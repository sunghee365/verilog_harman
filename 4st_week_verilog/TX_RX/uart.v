==> flow/design.v <==
`timescale 1ns / 1ps
module TOP_UART (
    input clk,
    input rst,
    input rx,
    output tx
);
    wire w_rx_done;
    wire [7:0] w_rx_data;
uart U_UART(
    .clk(clk),
    .rst(rst),
    .btn_start(w_rx_done),
    .tx_data_in(w_rx_data),
    .tx_done(),
    .tx(tx),
    .rx(rx),
    .rx_done(w_rx_done),
    .rx_data(w_rx_data)
    );
endmodule
module uart(
    input clk,
    input rst,
    input [7:0] tx_data_in,
    input btn_start,
    output tx,
    output tx_done,
    input        rx,
    output       rx_done,
    output [7:0] rx_data
    );
    wire w_tick;
uart_tx U_UART_TX(
    .clk(clk),
    .rst(rst),
    .tick(w_tick),
    .start_trigger(btn_start),
    .data_in(tx_data_in),
    .o_tx(tx),
    .o_tx_done(tx_done)
);
baud_tick_genp U_BAUD_Tock_Gen(
    .clk(clk),
    .rst(rst),
    .baud_tick(w_tick)
);
uart_rx U_UART_RX(
    .clk(clk),
    .rst(rst),
    .tick(w_tick),
    .rx(rx),
    .rx_done(rx_done),
    .rx_data(rx_data)
);
endmodule
module uart_tx(
    input clk,
    input rst,
    input tick,
    input start_trigger,
    input [7:0] data_in,
    output o_tx, o_tx_done
);
    parameter IDLE = 0, SEND = 1, START = 2, D = 3,
              STOP = 4;
    reg tx_reg, tx_next, tx_done_reg, tx_done_next;
    reg [2:0] bit_cnt_reg, bit_cnt_next;
    reg [3:0] state, next;  
    reg [3:0] tick_cnt_reg, tick_cnt_next ;
    assign o_tx = tx_reg;
    assign o_tx_done = tx_done_reg;
    always @(posedge clk, posedge rst) begin
        if (rst) begin
            state <= 0;
            tx_reg <= 1'b1;  
            tx_done_reg <= 0;
            bit_cnt_reg <= 0;
            tick_cnt_reg <= 0;
        end
        else begin
            state <= next;
            tx_reg <= tx_next;
            tx_done_reg <= tx_done_next;
            bit_cnt_reg <= bit_cnt_next;
            tick_cnt_reg <= tick_cnt_next;
        end
    end
    always @(*) begin
        next = state;
        tx_next = tx_reg;
        tx_done_next = tx_done_reg;
        bit_cnt_next = bit_cnt_reg;
        tick_cnt_next = tick_cnt_reg;
        case (state)
            IDLE : begin
                tx_next = 1'b1;  
                tx_done_next = 1'b0;  
                tick_cnt_next = 4'h0;  
                if(start_trigger) begin 
                    next = START;
                end
            end
            SEND : begin
                if(tick == 1'b1) begin
                    next = START;
                end
            end
            START : begin
                tx_done_next = 1'b1;
                tx_next = 1'b0;  
                if(tick == 1'b1) begin
                    if(tick_cnt_reg == 15) begin
                        next = D;
                        tick_cnt_next = 1'b0;
                        bit_cnt_next = 1'b0;  
                    end
                    else begin
                        tick_cnt_next = tick_cnt_reg + 1;
                    end
                end
            end
            D : begin 
                tx_next = data_in[bit_cnt_reg];  
                if(tick) begin
                    if(tick_cnt_reg == 15) begin
                        tick_cnt_next = 0;
                        if(bit_cnt_reg == 7) begin
                            next = STOP;
                        end
                        else begin 
                            next = D;
                            bit_cnt_next = bit_cnt_reg + 1;  
                        end
                    end 
                    else begin
                        tick_cnt_next = tick_cnt_reg + 1;
                    end
                end
            end
            STOP : begin
                tx_next = 1'b1;
                if(tick == 1'b1) begin
                    if(tick_cnt_reg == 15) begin
                        next = IDLE;
                        tick_cnt_next = 1'b0;
                    end
                    else begin 
                        tick_cnt_next = tick_cnt_reg + 1;
                    end
                end
            end
        endcase
    end
endmodule
module uart_rx (
    input clk,
    input rst,
    input tick,
    input rx,
    output rx_done,
    output [7:0] rx_data
);
    localparam IDLE = 0, START = 1, DATA = 2, STOP =3;
    reg rx_done_reg, rx_done_next;
    reg [1:0] state,next;
    reg [2:0] bit_cnt_reg, bit_cnt_next;
    reg [4:0] tick_cnt_reg, tick_cnt_next;
    reg [7:0] rx_data_reg, rx_data_next;
    assign rx_done = rx_done_reg;
    assign rx_data = rx_data_reg;
    always @(posedge clk, posedge rst) begin
        if(rst) begin
            state           <= 0;
            rx_done_reg     <= 0;
            bit_cnt_reg     <= 0;
            tick_cnt_reg    <= 0;
            rx_data_reg     <= 0;
        end
        else begin
            state           <= next;
            rx_done_reg     <= rx_done_next;
            bit_cnt_reg     <= bit_cnt_next;
            tick_cnt_reg    <= tick_cnt_next;
            rx_data_reg     <= rx_data_next;
        end
    end
    always @(*) begin
        next = state;
        tick_cnt_next = tick_cnt_reg;
        bit_cnt_next = bit_cnt_reg;
        rx_done_next = 1'b0;
        rx_data_next = rx_data_reg;
        case (state)
            IDLE: begin
                tick_cnt_next = 0;
                bit_cnt_next = 0;
                rx_done_next = 1'b0;
                if(rx==1'b0) begin
                    next = START;
                end
            end
            START: begin
                if(tick == 1'b1) begin
                    if(tick_cnt_reg == 7) begin
                        next = DATA;
                        tick_cnt_next = 0;
                    end
                    else begin
                        tick_cnt_next = tick_cnt_reg + 1;
                    end
                end
            end
            DATA: begin
                if(tick == 1'b1) begin
                    if(tick_cnt_reg == 15 ) begin
                        rx_data_next [bit_cnt_reg] = rx;
                        if(bit_cnt_reg == 7) begin
                            next = STOP;
                            bit_cnt_next = 0;
                            tick_cnt_next = 0;  
                        end
                        else begin
                            next = DATA;
                            bit_cnt_next = bit_cnt_reg + 1;
                            tick_cnt_next = 0;
                        end
                    end
                    else begin
                        tick_cnt_next = tick_cnt_reg + 1;
                    end
                end
            end
            STOP: begin
                if(tick) begin
                    if(tick_cnt_reg == 23) begin
                        rx_done_next = 1'b1;
                        next = IDLE;
                    end
                    else begin
                        tick_cnt_next = tick_cnt_reg + 1;
                    end
                end
            end  
        endcase
    end
endmodule
module baud_tick_genp (
    input clk,
    input rst,
    output baud_tick
);
    parameter BAUD_RATE = 9600;  
    localparam BAUD_COUNT = (100_000_000/BAUD_RATE)/16;
    reg [$clog2(BAUD_COUNT)-1:0] cnt_reg, cnt_next;
    reg tick_reg, tick_next;
    assign baud_tick = tick_reg;
    always @(posedge clk, posedge rst) begin
        if(rst) begin
            tick_reg <= 0;
            cnt_reg <= 0;
        end
        else begin
            cnt_reg <= cnt_next;
            tick_reg <= tick_next;
        end 
    end
    always @(*) begin
        cnt_next = cnt_reg;
        tick_next = tick_reg;
        if(cnt_reg == BAUD_COUNT-1) begin
            cnt_next = 0;
            tick_next = 1'b1; 
        end
        else begin
            cnt_next = cnt_reg + 1;
            tick_next = 1'b0;
        end
    end
endmodule
# ---- Reports on TOP_UART
# Tool output for the design above, in the order of the flow.
# Line numbers count from 1 in the design file above.
# The mark -- stands for no value.
dict set report inputs {
  top_module {TOP_UART}
  clock {clk}
  cell_library {sky130hd}
  pvt_corner {tt_025C_1v80}
}

# ---- Word level
# Source: Yosys, flattened and elaborated, memories not mapped. Widths are those after wreduce. Registers that Yosys merges into a memory's read port (data or address) are not register bits. Print and check cells do not count. Equal cells are merged and count once.
dict set report bits {
  reg_bits 42
  in_bits 3
  output_inout_bits 1
  wordCells 123
}
dict set report classes {
  addsub 6
  equal 32
  shifts 3
  mux 48
  bitwise 5
  n_reduce_logical 18
}
# cell count
set ops {}
lappend ops {{4-bit 2-to-1 mux} 10}
lappend ops {{5-bit 2-to-1 mux} 6}
lappend ops {{2-bit inequality test with constant B} 14}
lappend ops {{3-bit 2-to-1 mux} 9}
lappend ops {{8-bit 2-to-1 mux} 3}
lappend ops {{5-bit parallel mux with 4-bit select} 1}
lappend ops {{4-bit parallel mux with 5-bit select} 1}
lappend ops {{2-bit 2-to-1 mux} 7}
lappend ops {{3-bit parallel mux with 2-bit select} 2}
lappend ops {{10-bit by 1-bit adder with 10-bit output with constant B} 1}
lappend ops {{10-bit equality test with constant B} 1}
lappend ops {{10-bit 2-to-1 mux} 1}
lappend ops {{3-bit OR reduction} 3}
lappend ops {{9-bit AND reduction} 1}
lappend ops {{1-bit by 4-bit variable shift with 8-bit output} 1}
lappend ops {{1-bit by 4-bit variable shift with 8-bit output with constant A} 1}
lappend ops {{2-bit by 1-bit inequality test with 1-bit output with constant B} 4}
lappend ops {{4-bit by 2-bit equality test with 1-bit output with constant B} 2}
lappend ops {{8-bit by 3-bit indexed select with 1-bit output} 1}
lappend ops {{8-bit bitwise AND} 1}
lappend ops {{8-bit bitwise OR} 1}
lappend ops {{8-bit inverter} 1}
lappend ops {{4-bit parallel mux with 2-bit select} 1}
lappend ops {{2-bit parallel mux with 4-bit select} 1}
lappend ops {{7-bit AND reduction} 1}
lappend ops {{3-bit by 1-bit adder with 3-bit output with constant B} 2}
lappend ops {{3-bit equality test with constant B} 2}
lappend ops {{3-bit AND reduction} 2}
# Not listed: further kinds 25, cells in them 31.

# ---- Logic depth
# Longest topological path by Yosys (ltp), each cell counted once; first at word level (registers and memories cut), then after technology mapping (sequential cells cut; the memories' decode and read muxes count).
dict set report depth {
  ltp_word 8
  ABC_AREA 0
  ltp_mapped 7
  ltp_nobuf 7
}

# ---- Synthesis result
# Yosys stat after the flow's synthesis: flattened, memories mapped to cells. It holds for the ABC_AREA given above (unset counts as 0); a run with the other value may have another netlist.
dict set report synth_totals {
  mapped_cells 220
  yosys_area_um2 2270.9
  seqArea_um2 1104.8
  ff_cells 44
  n_buf 4
}
# cell_type count area_total_um2
set by_type {}
lappend by_type {sky130_fd_sc_hd__dfrtp_1 41 1.03E+03}
lappend by_type {sky130_fd_sc_hd__ha_1 13 162.656}
lappend by_type {sky130_fd_sc_hd__a22o_1 15 131.376}
lappend by_type {sky130_fd_sc_hd__o21ai_0 20 100.096}
lappend by_type {sky130_fd_sc_hd__nand2_1 24 90.086}
lappend by_type {sky130_fd_sc_hd__dfstp_2 3 78.826}
lappend by_type {sky130_fd_sc_hd__nor2_1 19 71.318}
lappend by_type {sky130_fd_sc_hd__nand3_1 12 60.058}
lappend by_type {sky130_fd_sc_hd__xnor2_1 6 52.55}
lappend by_type {sky130_fd_sc_hd__inv_1 13 48.797}
lappend by_type {sky130_fd_sc_hd__mux2i_1 3 30.029}
lappend by_type {sky130_fd_sc_hd__o31ai_1 4 30.029}
lappend by_type {sky130_fd_sc_hd__and3_1 4 25.024}
lappend by_type {sky130_fd_sc_hd__nor4b_4 1 23.773}
lappend by_type {sky130_fd_sc_hd__mux4_2 1 22.522}
lappend by_type {sky130_fd_sc_hd__nor4_4 1 21.27}
lappend by_type {sky130_fd_sc_hd__a21oi_1 4 20.019}
lappend by_type {sky130_fd_sc_hd__and4_1 2 17.517}
# Not listed: further types 27, cells in them 34.
# By module: a second synthesis without flattening, with its own total; a netlist apart from the flattened one above.
dict set report unflattened {
  cells_unflattened 231
  hier_area_um2 2442.3
}
# Rows give one instance, submodules left out.
# module n_inst n_cells area_um2 mod_seq_area_um2
set modules {}
lappend modules {uart_rx 1 116 1167.4 526.8}
lappend modules {uart_tx 1 67 721.9 327.8}
lappend modules {baud_tick_genp 1 48 553.0 275.3}
lappend modules {TOP_UART 1 0 0.0 0.0}
lappend modules {uart 1 0 0.0 0.0}

# ---- Worst setup path after synthesis
# Path of least setup slack by OpenSTA after synthesis, without wires, with an ideal clock, recovery checks aside; 20% of the period is set as input and as output delay. Where synthesis merged equal registers, the netlist keeps one of their names.
dict set report synth_path {
  path_kind {register to register}
  startpoint {register U_UART.U_UART_RX.tick_cnt_reg[0]}
  endpoint {register U_UART.U_UART_RX.rx_data_reg[4]}
  tclk_ns 2.94
  setup_ns 0.127
  t_first_pin_ns 0.000
  arrival_ns 1.926
  t_required_ns 2.813
  path_slack_ns 0.887
  path_delay_ns 2.053
  path_stages 8
  path_buffers 0
  period_less_setup_slack_ns 2.053
}
# "path_delay_ns" is the arrival time less input delay plus setup time.
# "path_stages" counts driving pins, that of a launching flip-flop among them; a cell with two outputs on the path counts twice.
# "period_less_setup_slack_ns" is the clock period less the worst setup slack; recovery checks do not enter. This is arithmetic on one report: input and output delays are still those of the set period (20% each).
# The rows between start and end are the longest chain of elaborated cells between them; the timing report does not say that the signal goes this way. Where chains are equally long, one stands for them.
# Each line given opens the expression or statement behind the cell; cells for indexed reads and writes are added by Yosys, which also makes memories of some case tables.
dict set report synth_between {
  path_cell_list {sky130_fd_sc_hd__dfrtp_1 -> sky130_fd_sc_hd__ha_1 -> sky130_fd_sc_hd__and3_1 -> sky130_fd_sc_hd__ha_1 -> sky130_fd_sc_hd__a21boi_1 -> sky130_fd_sc_hd__nor4b_4 -> sky130_fd_sc_hd__nand3b_1 -> sky130_fd_sc_hd__mux2_1}
  elab_chain_len 4
  cone_cells 6
  cone_lines 3
  cone_classes {eq/ne (2); mux (3); reduce/logical (1)}
}
# element line_no
set synth_rtl {}
lappend synth_rtl {{start: declaration} 168} ;# reg [4:0] tick_cnt_reg, tick_cnt_next;
lappend synth_rtl {{start: assignment} 177} ;# tick_cnt_reg    <= 0;
lappend synth_rtl {{start: assignment} 184} ;# tick_cnt_reg    <= tick_cnt_next;
lappend synth_rtl {{5-bit by 4-bit equality test with 1-bit output} 216} ;# if(tick_cnt_reg == 15 ) begin
lappend synth_rtl {{8-bit 2-to-1 mux} 216}
lappend synth_rtl {{8-bit 2-to-1 mux} 215} ;# if(tick == 1'b1) begin
lappend synth_rtl {{8-bit 2-to-1 mux} 194} ;# case (state)
lappend synth_rtl {{end: assignment} 178} ;# rx_data_reg     <= 0;
lappend synth_rtl {{end: assignment} 185} ;# rx_data_reg     <= rx_data_next;
lappend synth_rtl {{end: declaration} 169} ;# reg [7:0] rx_data_reg, rx_data_next;

# ---- Worst path after layout
# Path of least setup slack in the final report of run 1 (OpenROAD, finished layout, wires in). Where an end is a register, its clock arrival counts in the times.
dict set report layout_path {
  path_kind {register to register}
  startpoint {register U_UART.U_UART_RX.bit_cnt_reg[1]}
  endpoint {register U_UART.U_UART_RX.rx_data_reg[1]}
  tclk_ns 2.01
  setup_ns 0.12
  t_first_pin_ns 0.29
  arrival_ns 2.30
  t_required_ns 2.18
  path_slack_ns -0.12
  path_stages 8
  path_buffers 1
}
# The rows between start and end are the longest chain of elaborated cells between them; the timing report does not say that the signal goes this way. Where chains are equally long, one stands for them.
dict set report layout_between {
  path_cell_list {sky130_fd_sc_hd__dfrtp_1 -> sky130_fd_sc_hd__inv_1 -> sky130_fd_sc_hd__ha_1 -> sky130_fd_sc_hd__xnor2_1 -> sky130_fd_sc_hd__nor4b_4 -> sky130_fd_sc_hd__buf_4 -> sky130_fd_sc_hd__nand2_1 -> sky130_fd_sc_hd__a22o_1}
  elab_chain_len 8
  cone_cells 9
  cone_lines 4
  cone_classes {add/sub (1); shift (2); mux (3); logic (3)}
}
# element line_no
set layout_rtl {}
lappend layout_rtl {{start: declaration} 167} ;# reg [2:0] bit_cnt_reg, bit_cnt_next;
lappend layout_rtl {{start: assignment} 176} ;# bit_cnt_reg     <= 0;
lappend layout_rtl {{start: assignment} 183} ;# bit_cnt_reg     <= bit_cnt_next;
lappend layout_rtl {{3-bit negator with 4-bit output} 217} ;# rx_data_next [bit_cnt_reg] = rx;
lappend layout_rtl {{1-bit by 4-bit variable shift with 8-bit output} 217}
lappend layout_rtl {{8-bit inverter} 217}
lappend layout_rtl {{8-bit bitwise AND} 217}
lappend layout_rtl {{8-bit bitwise OR} 217}
lappend layout_rtl {{8-bit 2-to-1 mux} 216} ;# if(tick_cnt_reg == 15 ) begin
lappend layout_rtl {{8-bit 2-to-1 mux} 215} ;# if(tick == 1'b1) begin
lappend layout_rtl {{8-bit 2-to-1 mux} 194} ;# case (state)
lappend layout_rtl {{end: assignment} 178} ;# rx_data_reg     <= 0;
lappend layout_rtl {{end: assignment} 185} ;# rx_data_reg     <= rx_data_next;
lappend layout_rtl {{end: declaration} 169} ;# reg [7:0] rx_data_reg, rx_data_next;

# Measured data: module TOP_UART, platform sky130hd, 2 stored runs of the flow under differing settings, order arbitrary. Input and output delays are each 20% of the period that was set; the output load is 0.01 pF.
# "achievedPeriod_ns" means the clock period less the worst setup slack. The figure is calculated, with input and output delays left at 20% of the set period.
# By "worst_setup_path_time_ns" is meant the share of the clock period that the worst setup path is allowed (20% is reserved at inputs, 20% at outputs), minus its slack. Clock arrival times at its registers enter into it.
# By "design_power_w" is meant OpenSTA's value without simulated activity: inputs other than the clock are taken to toggle once in ten clock periods, and the tool carries that through the logic.
run="run 1" settings period_ns=2.01 CORE_UTILIZATION=15 SETUP_SLACK_MARGIN=-0.13 PLACE_DENSITY=0.93 CELL_PAD_IN_SITES_GLOBAL_PLACEMENT=2 CELL_PAD_IN_SITES_DETAIL_PLACEMENT=2 CTS_CLUSTER_DIAMETER=193 MAX_ROUTING_LAYER="met4" CAP_MARGIN=20 CORE_MARGIN=2 SLEW_MARGIN=20
run="run 1" results worst_setup_path_time_ns=2.13 path_kind="register to register" fin_ws_ns=-0.123 synth_area_um2=2270.9 cell_area_final_um2=2827.7 total_die_area_um2=16139.2 finalUtil_pct=19.3 design_power_w=0.001849 tns_setup_ns=-0.414 achievedPeriod_ns=2.133
run="run 2" settings period_ns=3.69 CORE_UTILIZATION=29 PLACE_DENSITY_LB_ADDON=0.19 HOLD_SLACK_MARGIN=0.04 CORE_ASPECT_RATIO=1.98 CELL_PAD_IN_SITES_GLOBAL_PLACEMENT=3 ABC_AREA=0 CAP_MARGIN=0 MAX_ROUTING_LAYER="met5" CORE_MARGIN=2 SLEW_MARGIN=20
run="run 2" results worst_setup_path_time_ns=2.22 path_kind="register to register" fin_ws_ns=1.471 synth_area_um2=2270.9 cell_area_final_um2=2551.2 total_die_area_um2=8596.7 finalUtil_pct=33.3 design_power_w=0.0009591 tns_setup_ns=0.000 achievedPeriod_ns=2.219
